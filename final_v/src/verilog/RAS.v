==> flow/design.v <==
module RAS(
		clock,
		reset,
		call_enA,
		call_enB,
		return_enA,
		return_enB,
		PCA_plus_4,
		PCB_plus_4,
		return_addr,
		empty
	  ) ;
  input		clock;
  input		reset;
  input		call_enA;
  input		call_enB;
  input		return_enA;
  input		return_enB;
  input [63:0]	PCA_plus_4;
  input	[63:0]	PCB_plus_4;
  output [63:0]	return_addr;
  output	empty;
  reg	[63:0]	stack [15:0];
  reg	 [3:0]	head;
  wire   [3:0]	head_add_one;
  wire	 [3:0]  head_add_two;
  reg    [3:0]  bottom;
  wire		full;
  assign	head_add_one = head + 1;
  assign	head_add_two = head + 2;
  assign	return_addr = (call_enA && return_enB) ? PCA_plus_4 : stack[head];
  assign	empty = (head == bottom)? 1 : 0;   
  assign	full = (bottom == head_add_one) ? 1 : 0;
  assign	almost_full = (bottom == head_add_two) ? 1 : 0;
  always @(posedge clock)
  begin
  	if (reset)  
  	begin
		bottom  <= #1 4'd0;
		head	<= #1 4'd0;	
  	end
	else if (return_enA)	 
	begin
		if(empty)
			head <= #1 head;
		else 
			head <= #1 head - 1;
	end
	else if (!call_enA && !return_enA && return_enB)  
	begin
		if(empty)
			head <= #1 head;
		else
			head <= #1 head - 1;
	end
  	else if (call_enA && call_enB)    
  	begin
		head    		<= #1 head + 2;
		stack[head_add_one]	<= #1 PCA_plus_4;
		stack[head_add_two]	<= #1 PCB_plus_4; 
		if (full)
		bottom			<= #1 bottom + 2;
		else if (almost_full)
		bottom			<= #1 bottom + 1;
  	end
  	else if (call_enA && !call_enB)  
  	begin
		if (return_enB)         
		begin
			head	<=  #1 head;
		end
		else
		begin
			head 	<=  #1 head + 1;
			stack[head_add_one] <= #1 PCA_plus_4;
			if (full)
				bottom	<= #1 bottom + 1;
		end	
  	end
  	else if (!call_enA && !return_enA && call_enB)  
  	begin
		head 	            <=  #1 head + 1;
		stack[head_add_one] <=  #1 PCB_plus_4;
		if (full)
			bottom  <= #1 bottom + 1;
  	end
  end
endmodule
# From RTL to reports: RAS
# What the tools print for RAS, step after step.
# Lines are those of the file above, counted from 1.
# Cell names lack the library's common part.
# A cell with - has no value.
[design]
design = "RAS"
clock_port = "clock"
cell_library = "sky130hd"
pvt_corner = "tt_025C_1v80"

# Elaborated design
# Yosys after proc, flatten, opt, wreduce and memory -nomap, before mapping. Print and check cells are not counted. Equal cells are merged and count once.
# Memory sizes are those after Yosys's memory passes, which may raise the word count (mostly to a power of two), join words into wider ones and drop unused or constant bits.
[word_totals]
reg_bits = 8
ramBits = 1024
clocked_rd_ports_x_width = 64
mem_count = 1
input_bits = 134
[op_classes]
n_addsub = 5
equal = 6
n_mux = 62
bitwise = 4
reduce_and_logical = 13
[memory_table]
columns = ["name", "size", "width", "read_ports", "wr", "line_no", "rtl"]
rows = [
  ["stack", 16, 64, 1, 2, 23, "reg [63:0] stack [15:0];"],
]
[ops]
columns = ["operator", "n"]
rows = [
  ["two-way mux 64 bit", 23],
  ["two-way mux 4 bit", 20],
  ["two-way mux 1 bit", 19],
  ["equality test 4 bit", 3],
  ["adder 4 x 1 -> 4 bit with constant B", 2],
  ["adder 4 x 2 -> 4 bit with constant B", 2],
  ["logical AND 1 bit", 6],
  ["!= test 3 bit with constant B", 2],
  ["!= test 5 bit with constant B", 1],
  ["AND reduction 5 bit", 1],
  ["nonzero test 5 bit", 1],
  ["subtractor 4 x 1 -> 4 bit with constant B", 1],
  ["zero test 1 bit", 3],
  ["nonzero test 3 bit", 1],
  ["bitwise OR 1 bit", 2],
  ["inverter 1 bit", 2],
  ["AND reduction 2 bit", 1],
]

# Depth
# Depth = most cells in a row (Yosys ltp): at word level without a register or memory, in the mapped netlist without a sequential cell, where the memories' decode and read muxes count.
[logic_depth]
word_depth = 10
abc_area = 0
mapped_depth = 10
depth_no_buf = 9

# Netlist
# The flow's flattened synthesis, as Yosys stat reports it; memories are mapped. The netlist is that of the ABC_AREA named above (0 if unset); the other value can give another one.
[synth_totals]
stdcells = 4184
yosys_area_um2 = 51602.0
seq_area_um2 = 30989.7
ff_cells = 1036
buffers = 507
[by_type]
columns = ["cell_type", "n"]
rows = [
  ["edfxtp_1", 1024],
  ["mux4_2", 320],
  ["a21oi_1", 1028],
  ["nor2_1", 1033],
  ["clkbuf_1", 451],
  ["mux2_2", 64],
  ["mux2i_1", 65],
  ["buf_6", 27],
  ["dfxtp_1", 12],
  ["ha_1", 11],
  ["nand2_1", 30],
  ["o21ai_0", 20],
  ["xor2_1", 8],
  ["buf_1", 17],
  ["xnor2_1", 7],
  ["buf_2", 12],
  ["xnor3_1", 2],
  ["and3_1", 6],
]
# Not listed: further types 27, cells in them 47.

# Worst setup path after synthesis
# Path of least setup slack by OpenSTA after synthesis, without wires, with an ideal clock, recovery checks aside; 20% of the period is set as input and as output delay. Where synthesis merged equal registers, the netlist keeps one of their names.
[synth_path]
path_type = "input -> register"
start = "in call_enA"
end = "mem stack[12][0]"
clock_period_ps = 10000
launch_ps = 2000
t_arrival_ps = 7209
slack_ps = 2217
delay_ps = 5783
path_stages = 5
n_path_buf = 0
period_less_setup_slack_ps = 7783
# "delay_ps" is the arrival time less input delay plus setup time.
# "path_stages": output pins that drive a net of the path, with the launching flip-flop's if there is one; two outputs of one cell count as two.
# "period_less_setup_slack_ps" = period - worst setup slack (recovery checks aside). The figure is calculated, with input and output delays left at 20% of the set period.
# Between the ends stands the longest chain of elaborated cells between them, by number of cells; it is not shown to be the way that was timed. Of several equally long chains one is given.
# A line is the first line of the expression or statement that the cell stems from. Yosys adds cells for indexed reads and writes and turns some case tables into memories.
# The path ends at the enable pin of a flip-flop; only ways to that pin are counted.
[synth_between]
cell_sequence = "nor2b_1 -> a21oi_1 -> nor3_1 -> nand2_1 -> o21ai_0"
elab_chain_cells = 10
cone_cells = 27
cone_classes = "mux: 19; logic: 2; reduce/logical: 6"
[synth_rtl]
columns = ["element", "line_no", "rtl"]
rows = [
  ["from (decl)", 15, "input call_enA;"],
  ["zero test 1 bit", 80, "else if (!call_enA && !return_enA && call_enB)"],
  ["logical AND 1 bit (2 in a row)", 80, ""],
  ["two-way mux 1 bit", 80, ""],
  ["two-way mux 1 bit", 66, "else if (call_enA && !call_enB)"],
  ["two-way mux 1 bit", 56, "else if (call_enA && call_enB)"],
  ["two-way mux 1 bit", 49, "else if (!call_enA && !return_enA && return_enB)"],
  ["two-way mux 1 bit", 42, "else if (return_enA)"],
  ["two-way mux 1 bit", 37, "if (reset)"],
  ["bitwise OR 1 bit", "-", ""],
  ["to (decl)", 23, "reg [63:0] stack [15:0];"],
]

# Timing after layout
# From the final timing report of flow run 1: the path of least setup slack in the routed layout; clock arrival at registers is part of the times.
# The path's times are printed in steps of 10 ps; the period is the one set.
[layout_path]
path_type = "input -> output"
start = "in call_enA"
end = "out return_addr[27]"
clock_period_ps = 8540
output_delay_ps = 1710
launch_ps = 1710
t_arrival_ps = 4280
slack_ps = 2550
path_stages = 5
n_path_buf = 3
# Between the ends stands the longest chain of elaborated cells between them, by number of cells; it is not shown to be the way that was timed. Of several equally long chains one is given.
[layout_between]
cell_sequence = "clkdlybuf4s50_1 -> nand2_4 -> buf_4 -> mux2_2 -> clkdlybuf4s50_1"
elab_chain_cells = 2
cone_cells = 2
cone_lines = 1
cone_classes = "mux: 1; reduce/logical: 1"
[layout_rtl]
columns = ["element", "line_no", "rtl"]
rows = [
  ["from (decl)", 15, "input call_enA;"],
  ["logical AND 1 bit", 31, "assign return_addr = (call_enA && return_enB) ? PCA_plus_4 : stack[head];"],
  ["two-way mux 64 bit", 31, ""],
  ["to (decl)", 21, "output [63:0] return_addr;"],
]

# Flow measurements of RAS on sky130hd: 2 stored runs with different settings, listed in no order. Input and output delays are each 20% of the period that was set; the output load is 0.01 pF.
# "timing.achieved_period_ps" = clock period - worst setup slack. The figure is calculated, with input and output delays left at 20% of the set period.
# "worst_path_ps" = time allowed to the worst setup path (clock period - input delay - output delay, where it has them) - its slack; a late launch clock adds to it, a late capture clock takes from it.
# "totalPower_w" is the tool's figure for a default switching activity; nothing was simulated.
# "worst_path_ps" is given in steps of 10 ps.

[[run]]
name = "flow run 1"
[run.settings]
period_ns = 8.54
CORE_UTILIZATION = 42
SETUP_SLACK_MARGIN = 1.07
PLACE_DENSITY_LB_ADDON = 0.07
HOLD_SLACK_MARGIN = 0.09
CORE_MARGIN = 8
CELL_PAD_IN_SITES_GLOBAL_PLACEMENT = 0
CTS_CLUSTER_SIZE = 20
CAP_MARGIN = 20
SLEW_MARGIN = 20
[run.results]
setupTns_ps = 0
setup_worst_slack_ps = 2553
worst_path_ps = 2570
worstPathKind = "input -> output"
final_stdcell_area_um2 = 58561.2
layout_utilization_frac = 0.48
ys_area_um2 = 51602.0
timing.achieved_period_ps = 5987
totalPower_w = 0.015485
die_um2 = 134333.0

[[run]]
name = "flow run 2"
[run.settings]
period_ns = 12.7
CORE_UTILIZATION = 46
SETUP_SLACK_MARGIN = 0.97
CORE_MARGIN = 10
CELL_PAD_IN_SITES_DETAIL_PLACEMENT = 1
ABC_AREA = 1
CTS_CLUSTER_SIZE = 45
CTS_CLUSTER_DIAMETER = 136
SLEW_MARGIN = 0
MIN_ROUTING_LAYER = "met1"
CAP_MARGIN = 20
[run.results]
setupTns_ps = 0
setup_worst_slack_ps = 4429
layout_utilization_frac = 0.484
timing.achieved_period_ps = 8271
die_um2 = 133134.0
worst_path_ps = 5730
worstPathKind = "register -> output"
totalPower_w = 0.008326
ys_area_um2 = 54711.2
final_stdcell_area_um2 = 57126.0
